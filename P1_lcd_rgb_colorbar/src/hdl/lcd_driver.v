==> flow/design.v <==
module lcd_driver #(
    parameter                  P_H_SYNC   =  11'd128 , 
                               P_H_BACK   =  11'd88  , 
                               P_H_DISP   =  11'd800 , 
                               P_H_FRONT  =  11'd40  , 
                               P_H_TOTAL  =  11'd1056, 
                               P_V_SYNC   =  11'd2   , 
                               P_V_BACK   =  11'd33  , 
                               P_V_DISP   =  11'd480 , 
                               P_V_FRONT  =  11'd10  , 
                               P_V_TOTAL  =  11'd525   
) (
    input                        i_lcd_pclk          , 
    input                        i_rst               , 
    input        [23: 0]         i_pixel_data        , 
    output       [10: 0]         o_pixel_xpos        , 
    output       [10: 0]         o_pixel_ypos        , 
    output                       o_data_req          , 
    output                       o_lcd_de            , 
    output                       o_lcd_hs            , 
    output                       o_lcd_vs            , 
    output                       o_lcd_bl            , 
    output                       o_lcd_clk           , 
    output                       o_lcd_rst           , 
    output       [23: 0]         o_lcd_rgb             
);
    reg          [10: 0]         ro_pixel_xpos       ;
    reg          [10: 0]         ro_pixel_ypos       ;
    reg                          ro_data_req         ;
    reg                          ro_lcd_de           ;
    reg          [10: 0]         r_h_cnt             ;
    reg          [10: 0]         r_v_cnt             ;
always@ (posedge i_lcd_pclk, posedge i_rst)  
begin
    if(i_rst)
        r_h_cnt <= 11'd0;
    else if(r_h_cnt == P_H_TOTAL - 1'b1)
        r_h_cnt <= 11'd0;
    else
        r_h_cnt <= r_h_cnt + 1'b1;
end
always@ (posedge i_lcd_pclk, posedge i_rst)  
begin
    if(i_rst)
        r_v_cnt <= 11'd0;
    else if((r_h_cnt == P_H_TOTAL - 1'b1) && (r_v_cnt == P_V_TOTAL - 1'b1))
        r_v_cnt <= 11'd0;
    else if((r_h_cnt == P_H_TOTAL - 1'b1) && (r_v_cnt != P_V_TOTAL - 1'b1))
        r_v_cnt <= r_v_cnt + 1'b1;
    else
        r_v_cnt <= r_v_cnt;    
end
always@ (posedge i_lcd_pclk, posedge i_rst) 
begin
    if(i_rst)
        ro_pixel_xpos <= 11'd0;
    else if(ro_data_req)
        ro_pixel_xpos <= r_h_cnt + 2'd2 - P_H_SYNC - P_H_BACK ;
    else 
        ro_pixel_xpos <= 11'd0; 
end
always@ (posedge i_lcd_pclk, posedge i_rst) 
begin
    if(i_rst)
        ro_pixel_ypos <= 11'd0;
    else if(r_v_cnt >= (P_V_SYNC + P_V_BACK) && r_v_cnt < (P_V_SYNC + P_V_BACK + P_V_DISP))
        ro_pixel_ypos <= r_v_cnt + 1'b1 - (P_V_SYNC + P_V_BACK) ;
    else 
        ro_pixel_ypos <= 11'd0;
end
always@ (posedge i_lcd_pclk, posedge i_rst)  
begin
    if(i_rst)
        ro_lcd_de <= 1'b0;
    else
        ro_lcd_de <= ro_data_req;
end
always@ (posedge i_lcd_pclk, posedge i_rst)  
begin
    if(i_rst)
        ro_data_req <= 1'b0;
    else if((r_h_cnt >= P_H_SYNC + P_H_BACK - 2'd2           ) &&
            (r_h_cnt <  P_H_SYNC + P_H_BACK + P_H_DISP - 2'd2) && 
            (r_v_cnt >= P_V_SYNC + P_V_BACK                  ) && 
            (r_v_cnt <  P_V_SYNC + P_V_BACK + P_H_DISP       ))
        ro_data_req <= 1'b1;
    else
        ro_data_req <= 1'b0;
end
assign o_pixel_xpos = ro_pixel_xpos;
assign o_pixel_ypos = ro_pixel_ypos;
assign o_data_req   = ro_data_req  ;
assign o_lcd_de     = ro_lcd_de    ;
assign o_lcd_hs     = 1'b1         ;     
assign o_lcd_vs     = 1'b1         ;     
assign o_lcd_bl     = 1'b1         ;     
assign o_lcd_clk    = i_lcd_pclk   ;     
assign o_lcd_rst    = 1'b1         ;     
assign o_lcd_rgb    = ro_lcd_de ? i_pixel_data : 24'd0;
endmodule
### Reports on lcd_driver

The steps from the RTL of lcd_driver to its reports follow in flow order.
Line numbers count from 1 in the design file above.
Cell names lack the library's common part.
A cell with n/a has no value.

| inputs | value |
|---|---|
| top | lcd_driver |
| clock port | i_lcd_pclk |
| cell library | sky130hd |
| library corner | tt_025C_1v80 |

### After elaboration

Source: Yosys, flattened and elaborated, memories not mapped. Widths are those after wreduce. Registers that Yosys merges into a memory's read port (data or address) are not register bits. Print and check cells do not count. Equal cells are merged and count once.

| bit counts | value |
|---|---|
| register bits | 46 |
| input bits | 26 |
| output and inout port bits | 53 |
| elaborated cells | 34 |

| operators by class | value |
|---|---|
| $add $sub $neg | 6 |
| magnitude comparators | 5 |
| equal/unequal tests | 3 |
| multiplexer cells | 7 |
| reduce/logical cells | 7 |

Operators by type and width:

| kind | count |
|---|---|
| 11-bit 2-to-1 mux | 5 |
| 11-bit by 10-bit < comparator with 1-bit output (second input constant) | 3 |
| 24-bit 2-to-1 mux | 1 |
| 11-bit by 1-bit adder with 11-bit output (second input constant) | 2 |
| 11-bit by 10-bit == test with 1-bit output (second input constant) | 1 |
| 11-bit by 10-bit inequality test with 1-bit output (second input constant) | 1 |
| 11-bit == test (second input constant) | 1 |
| 11-bit by 2-bit adder with 11-bit output (second input constant) | 1 |
| 11-bit by 6-bit subtractor with 11-bit output (second input constant) | 1 |
| 11-bit by 6-bit >= comparator with 1-bit output (second input constant) | 1 |
| 11-bit by 7-bit subtractor with 11-bit output (second input constant) | 1 |
| 11-bit by 8-bit subtractor with 11-bit output (second input constant) | 1 |
| 11-bit by 8-bit >= comparator with 1-bit output (second input constant) | 1 |
| 1-bit logical AND | 6 |
| 2-bit nonzero test | 1 |
| 1-bit 2-to-1 mux | 1 |

### Logic depth

Depth = most cells in a row (Yosys ltp): at word level without a register or memory, in the mapped netlist without a sequential cell, where the memories' decode and read muxes count.

| logic depth | value |
|---|---|
| word-level depth | 5 |
| ABC_AREA | 0 |
| depth in mapped cells | 9 |
| depth with buffers taken out | 8 |

### After synthesis

Source: synth_stat.txt of the flow (Yosys; design flattened, memories mapped). It holds for the ABC_AREA given above (unset counts as 0); a run with the other value may have another netlist.

| synthesis totals | value |
|---|---|
| mapped cells | 308 |
| mapped area | 2712.6 sq um |
| sequential area | 1151.1 sq um |
| flip-flops | 46 |
| buffer cells | 27 |

Cell types:

| type | count | total area (sq um) |
|---|---|---|
| dfrtp_1 | 46 | 1.15E+03 |
| and2_1 | 34 | 212.704 |
| xnor2_1 | 18 | 157.651 |
| nor2_1 | 34 | 127.622 |
| nand2_1 | 29 | 108.854 |
| xor2_1 | 11 | 96.342 |
| o21ai_0 | 19 | 95.091 |
| ha_1 | 6 | 75.072 |
| buf_4 | 9 | 67.565 |
| nor3_1 | 11 | 55.053 |
| a21oi_1 | 9 | 45.043 |
| nand3_1 | 9 | 45.043 |
| clkbuf_1 | 10 | 37.536 |
| buf_2 | 7 | 35.034 |
| o41ai_2 | 2 | 32.531 |
| inv_1 | 8 | 30.029 |
| o31ai_1 | 4 | 30.029 |
| and3_1 | 4 | 25.024 |

Not listed: further types 27, cells in them 38.

Record of 2 stored runs of the RTL-to-layout flow on lcd_driver, platform sky130hd. The runs are unordered. Constraints: input delay and output delay 20% of the set period each, output load 0.01 pF.

#### Record 1

| setting | value |
|---|---|
| period_ns | `3.51` |
| CORE_UTILIZATION | `54` |
| SETUP_SLACK_MARGIN | `-0.02` |
| PLACE_DENSITY | `0.63` |
| CORE_MARGIN | `2` |
| CELL_PAD_IN_SITES_GLOBAL_PLACEMENT | `3` |
| CELL_PAD_IN_SITES_DETAIL_PLACEMENT | `2` |
| GPL_TIMING_DRIVEN | `0` |
| CTS_CLUSTER_SIZE | `12` |
| CTS_CLUSTER_DIAMETER | `218` |
| MIN_ROUTING_LAYER | `met2` |
| MAX_ROUTING_LAYER | `met4` |
| CAP_MARGIN | `20` |
| SLEW_MARGIN | `20` |

Stopped before the end: placement reported GPL-0301.

#### Record 2

| setting | value |
|---|---|
| period_ns | `1.49` |
| CORE_UTILIZATION | `52` |
| SETUP_SLACK_MARGIN | `-0.13` |
| PLACE_DENSITY_LB_ADDON | `0.2` |
| HOLD_SLACK_MARGIN | `0.17` |
| CELL_PAD_IN_SITES_GLOBAL_PLACEMENT | `1` |
| TNS_END_PERCENT | `65` |
| ABC_AREA | `1` |
| MIN_ROUTING_LAYER | `met2` |
| CAP_MARGIN | `20` |
| CORE_MARGIN | `2` |
| SLEW_MARGIN | `20` |

Stopped before the end: placement reported FLW-0024.
